==> flow/design.v <==
`timescale 1ns / 1ps
module button_handler(
    input clk, reset_n, button_1, button_2, button_3,
    output button_1_edge, button_2_edge, button_3_edge
    );
    wire button_1_debounce, button_2_debounce, button_3_debounce;
    debouncer_delayed b_1(
        .clk(clk),
        .reset_n(reset_n),
        .noisy(button_1),
        .debounced(button_1_debounce)
    );
    debouncer_delayed b_2(
        .clk(clk),
        .reset_n(reset_n),
        .noisy(button_2),
        .debounced(button_2_debounce)
    );
    debouncer_delayed b_3(
        .clk(clk),
        .reset_n(reset_n),
        .noisy(button_3),
        .debounced(button_3_debounce)
    );
    edge_detector edge_1(
        .clk(clk),
        .reset_n(reset_n),
        .level(button_1_debounce),
        .p_edge(button_1_edge)
    );
    edge_detector edge_2(
        .clk(clk),
        .reset_n(reset_n),
        .level(button_2_debounce),
        .p_edge(button_2_edge)
    );
    edge_detector edge_3(
        .clk(clk),
        .reset_n(reset_n),
        .level(button_3_debounce),
        .p_edge(button_3_edge)
    );
endmodule
`timescale 1ns / 1ps
module debouncer_delayed(
    input clk, 
    input reset_n,
    input noisy,
    output debounced
    );
    wire timer_done, timer_reset;
    debouncer_delayed_fsm FSM0(
        .clk(clk),
        .reset_n(reset_n),
        .noisy(noisy),
        .timer_done(timer_done),
        .timer_reset(timer_reset),
        .debounced(debounced)
    );
    timer_parameter #(.FINAL_VALUE(19_999_999)) T0(
        .clk(clk),
        .reset_n(~timer_reset),
        .enable(~timer_reset),
        .done(timer_done)
    );
endmodule
`timescale 1ns / 1ps
module debouncer_delayed_fsm(
    input clk, reset_n,
    input noisy, timer_done,
    output timer_reset, debounced
    );
    reg [1:0] state_reg, state_next;
    parameter s0 = 0, s1 = 1, s2 = 2, s3 = 3;
    always @(posedge clk, negedge reset_n)
    begin
        if (~reset_n)
            state_reg <= 0;
        else
            state_reg <= state_next;
    end
    always @(*)
    begin
        state_next = state_reg;
        case(state_reg)
            s0: if (~noisy)
                    state_next = s0;
                else if (noisy)
                    state_next = s1;
            s1: if (~noisy)
                    state_next = s0;
                else if (noisy & ~timer_done)
                    state_next = s1;
                else if (noisy & timer_done)
                    state_next = s2;
            s2: if (~noisy)
                    state_next = s3;
                else if (noisy)
                    state_next = s2;
            s3: if (noisy)
                    state_next = s2;
                else if (~noisy & ~timer_done)
                    state_next = s3;
                else if (~noisy & timer_done)
                    state_next = s0;
            default: state_next = s0;                                             
        endcase
    end
    assign timer_reset = (state_reg == s0) | (state_reg == s2);
    assign debounced = (state_reg == s2) | (state_reg == s3);
endmodule
`timescale 1ns / 1ps
module edge_detector(
    input clk, reset_n,
    input level,
    output p_edge, n_edge, _edge
    );
    reg state_reg, state_next;
    parameter s0 = 0, s1 = 1;
    always @(posedge clk, negedge reset_n)
    begin
        if (~reset_n)
            state_reg <= s0;
        else
            state_reg <= state_next;
    end
    always @(*)
    begin
        case(state_reg)
            s0: if (level)
                    state_next = s1;
                else
                    state_next = s0;
            s1: if (level)
                    state_next = s1;
                else
                    state_next = s0;
            default: state_next = s0;                
        endcase
    end
    assign p_edge = (state_reg == s0) & level;
    assign n_edge = (state_reg == s1) & ~level;
    assign _edge = p_edge | n_edge;
endmodule
`timescale 1ns / 1ps
module timer_parameter
    #(parameter FINAL_VALUE = 255)(
    input clk,
    input reset_n,
    input enable,
    output done
    );
    localparam BITS = $clog2(FINAL_VALUE);
    reg [BITS - 1:0] Q_reg, Q_next;
    always @(posedge clk, negedge reset_n)
    begin
        if (~reset_n)
            Q_reg <= 'b0;
        else if(enable)
            Q_reg <= Q_next;
        else
            Q_reg <= Q_reg;
    end
    assign done = Q_reg == FINAL_VALUE;
    always @(*)
        Q_next = done? 'b0: Q_reg + 1;
endmodule
From RTL to reports: button_handler
The steps from the RTL of button_handler to its reports follow in flow order.
Lines are those of the file above, counted from 1.
Operators: Yosys type, input widths -> output width; for muxes data width and select width s.
Library cell names are shortened.
{"block": "inputs", "design": "button_handler", "clock_port": "clk", "cell_library": "sky130hd", "pvt_corner": "tt_025C_1v80"}

After elaboration
Counts by Yosys on the flattened word-level netlist (proc, flatten, opt, wreduce; memories kept). Register bits leave out memories and registers merged into their read ports (data or address). Print and check cells are left out. Cells with the same type and inputs are merged into one.
{"block": "word_totals", "ff_bits": 84, "in_bits": 5}
{"block": "op_classes", "addsub": 3, "equal": 18, "muxes": 33, "logic": 30, "reduce_logical": 6}
{"block": "ops", "op": "$add 25x1->25 const B", "count": 3}
{"block": "ops", "op": "$eq 25x25->1 const B", "count": 3}
{"block": "ops", "op": "$mux 25", "count": 3}
{"block": "ops", "op": "$mux 2", "count": 18}
{"block": "ops", "op": "$ne 4x4->1 const B", "count": 6}
{"block": "ops", "op": "$pmux 2 s4", "count": 3}
{"block": "ops", "op": "$and 1x1->1", "count": 15}
{"block": "ops", "op": "$eq 2x2->1 const B", "count": 6}
{"block": "ops", "op": "$not 1->1", "count": 9}
{"block": "ops", "op": "$mux 1", "count": 9}
{"block": "ops", "op": "$or 1x1->1", "count": 6}
{"block": "ops", "op": "$eq 2x1->1 const B", "count": 3}
{"block": "ops", "op": "$logic_not 2->1", "count": 3}
{"block": "ops", "op": "$reduce_and 2->1", "count": 3}

Logic depth
Yosys ltp: most cells in a row. Word level: on the elaborated netlist, between registers, memories and ports. Mapped: between sequential cells and ports; inverters and the memories' decode and read muxes count.
{"block": "depth", "word_depth": 6, "ABC_AREA": 0, "depth_mapped": 6, "mapped_depth_nobuf": 5}

Mapped cells and area
Yosys stat after the flow's synthesis: flattened, memories mapped to cells. It holds for the ABC_AREA given above (unset counts as 0); a run with the other value may have another netlist.
{"block": "types", "cell": "dfrtp_1", "count": 87, "area_total_um2": 2.18E+03}
{"block": "types", "cell": "xor2_1", "count": 30, "area_total_um2": 262.752}
{"block": "types", "cell": "nand2_1", "count": 48, "area_total_um2": 180.173}
{"block": "types", "cell": "nand4_1", "count": 24, "area_total_um2": 150.144}
{"block": "types", "cell": "xnor2_1", "count": 16, "area_total_um2": 140.134}
{"block": "types", "cell": "or3_1", "count": 21, "area_total_um2": 131.376}
{"block": "types", "cell": "o21ai_0", "count": 26, "area_total_um2": 130.125}
{"block": "types", "cell": "a21oi_1", "count": 25, "area_total_um2": 125.12}
{"block": "types", "cell": "nand3_1", "count": 21, "area_total_um2": 105.101}
{"block": "types", "cell": "nor2_1", "count": 25, "area_total_um2": 93.84}
{"block": "types", "cell": "and4_1", "count": 9, "area_total_um2": 78.826}
{"block": "types", "cell": "dfstp_2", "count": 3, "area_total_um2": 78.826}
{"block": "types", "cell": "inv_1", "count": 21, "area_total_um2": 78.826}
{"block": "types", "cell": "nor3_1", "count": 15, "area_total_um2": 75.072}
{"block": "types", "cell": "or4_1", "count": 10, "area_total_um2": 75.072}
{"block": "types", "cell": "and3_1", "count": 11, "area_total_um2": 68.816}
{"block": "types", "cell": "o31ai_1", "count": 8, "area_total_um2": 60.058}
{"block": "types", "cell": "nor4_1", "count": 8, "area_total_um2": 50.048}
Other cell types: 22; their cells: 54.
{"block": "mapped", "mapped_cells": 462, "area_mm2": 0.0044768, "seqArea_mm2": 0.0022559, "ff_cells": 90}
The figures by module come from a second, unflattened synthesis with its own total; it is not the netlist above.
{"block": "unflattened", "cells_unflattened": 453, "hier_area_mm2": 0.004692}
Rows give one instance, submodules left out.
{"block": "modules", "mod": "timer_parameter (FINAL_VALUE=19999999)", "instances": 3, "cells": 129, "area_mm2": 0.0013275}
{"block": "modules", "mod": "debouncer_delayed_fsm", "instances": 3, "cells": 15, "area_mm2": 0.0001714}
{"block": "modules", "mod": "edge_detector", "instances": 3, "cells": 6, "area_mm2": 0.0000613}
{"block": "modules", "mod": "debouncer_delayed", "instances": 3, "cells": 1, "area_mm2": 0.0000038}
{"block": "modules", "mod": "button_handler", "instances": 1, "cells": 0, "area_mm2": 0}

Timing after synthesis
Path of least setup slack by OpenSTA after synthesis, without wires, with an ideal clock, recovery checks aside; 20% of the period is set as input and as output delay. Where synthesis merged equal registers, the netlist keeps one of their names.
{"block": "synth_timing", "path_type": "reg-to-reg", "from": "register b_2.FSM0.state_reg", "to": "register b_2.T0.Q_reg[10]", "clock_period_ps": 2420, "setup_time_ps": 77, "launch_ps": 0, "arrival_ps": 2216, "setup_slack_ps": 126, "delay_ps": 2293, "stages": 7, "n_path_buf": 1, "period_less_setup_slack_ps": 2294}
"delay_ps" is the arrival time less input delay plus setup time.
"stages": output pins that drive a net of the path, with the launching flip-flop's if there is one; two outputs of one cell count as two.
"period_less_setup_slack_ps" = period - worst setup slack (recovery checks aside). The figure is calculated, with input and output delays left at 20% of the set period.
An end named without its bit number is one bit of that signal or, where synthesis recoded a state register, one of its new flip-flops.
A register here has more assigning lines than the two given.
{"block": "synth_via", "cell_sequence": "dfrtp_1 > or2_2 > clkbuf_1 > inv_1 > nand4_1 > or3_1 > a21oi_1"}
{"block": "synth_lines", "element": "from (decl)", "line": 73, "source": "reg [1:0] state_reg, state_next;"}
{"block": "synth_lines", "element": "from (assign)", "line": 78, "source": "state_reg <= 0;"}
{"block": "synth_lines", "element": "from (assign)", "line": 80, "source": "state_reg <= state_next;"}
{"block": "synth_lines", "element": "to (assign)", "line": 160, "source": "Q_reg <= Q_next;"}
{"block": "synth_lines", "element": "to (assign)", "line": 162, "source": "Q_reg <= Q_reg;"}
{"block": "synth_lines", "element": "to (decl)", "line": 154, "source": "reg [BITS - 1:0] Q_reg, Q_next;"}
Chain of elaborated cells between the ends: none given.

Worst path after layout
From the final timing report of run 1: the path of least setup slack in the routed layout; clock arrival at registers is part of the times.
The report prints the path's times to 10 ps; the period is as set.
{"block": "layout_timing", "path_type": "reg-to-output", "from": "register b_3.FSM0.state_reg", "to": "output button_3_edge", "clock_period_ps": 3690, "output_delay_ps": 740, "launch_ps": 350, "arrival_ps": 1780, "setup_slack_ps": 1170, "stages": 4, "n_path_buf": 1}
An end named without its bit number is one bit of that signal or, where synthesis recoded a state register, one of its new flip-flops.
{"block": "layout_via", "cell_sequence": "dfrtp_1 > inv_1 > a21oi_1 > clkdlybuf4s50_1"}
{"block": "layout_lines", "element": "from (decl)", "line": 73, "source": "reg [1:0] state_reg, state_next;"}
{"block": "layout_lines", "element": "from (assign)", "line": 78, "source": "state_reg <= 0;"}
{"block": "layout_lines", "element": "from (assign)", "line": 80, "source": "state_reg <= state_next;"}
{"block": "layout_lines", "element": "to (decl)", "line": 4, "source": "output button_1_edge, button_2_edge, button_3_edge"}
Chain of elaborated cells between the ends: none given.

Design button_handler on sky130hd. What follows are 2 stored runs of the flow, each under its own settings; their order means nothing. The constraints put input and output delay at 20% of the set period each and load the outputs with 0.01 pF.
By "period_less_ws_ps" is meant the clock period of the run minus its worst setup slack. This is arithmetic on one report: input and output delays are still those of the set period (20% each).
"worst_path_ps" = time allowed to the worst setup path (clock period - input delay - output delay, where it has them) - its slack; a late launch clock adds to it, a late capture clock takes from it.
"final_power_mw" is the tool's figure for a default switching activity; nothing was simulated.
"worst_path_ps" is known to 10 ps.

{"run": "run 1", "settings": { "period_ns": 3.69, "CORE_UTILIZATION": 69, "PLACE_DENSITY": 0.37, "CORE_ASPECT_RATIO": 0.66, "TNS_END_PERCENT": 20, "ABC_AREA": 0, "CTS_CLUSTER_DIAMETER": 22, "CAP_MARGIN": 20, "CORE_MARGIN": 2, "SLEW_MARGIN": 20 }, "results": { "yosys.chip_area_mm2": 0.0044768, "design.die.area_mm2": 0.0071627, "layout_stdcell_area_mm2": 0.0048059, "post_route_util_pct": 78.0, "final_setup_ws_ps": 1173, "fin_tns_ps": 0, "final_power_mw": 2.380, "period_less_ws_ps": 2517, "worst_path_ps": 1780, "critical_path_kind": "reg-to-output" }}
{"run": "run 2", "settings": { "period_ns": 1.89, "CORE_UTILIZATION": 18, "SETUP_SLACK_MARGIN": -0.02, "PLACE_DENSITY_LB_ADDON": 0.01, "CELL_PAD_IN_SITES_GLOBAL_PLACEMENT": 2, "CELL_PAD_IN_SITES_DETAIL_PLACEMENT": 1, "TNS_END_PERCENT": 25, "ABC_AREA": 1, "CTS_CLUSTER_SIZE": 27, "CTS_CLUSTER_DIAMETER": 380, "MAX_ROUTING_LAYER": "met4", "CAP_MARGIN": 20, "CORE_MARGIN": 2, "SLEW_MARGIN": 20 }, "results": { "yosys.chip_area_mm2": 0.0053952, "design.die.area_mm2": 0.0313733, "layout_stdcell_area_mm2": 0.0064487, "post_route_util_pct": 21.8, "final_setup_ws_ps": 199, "fin_tns_ps": 0, "final_power_mw": 5.274, "period_less_ws_ps": 1691, "worst_path_ps": 1310, "critical_path_kind": "reg-to-output" }}
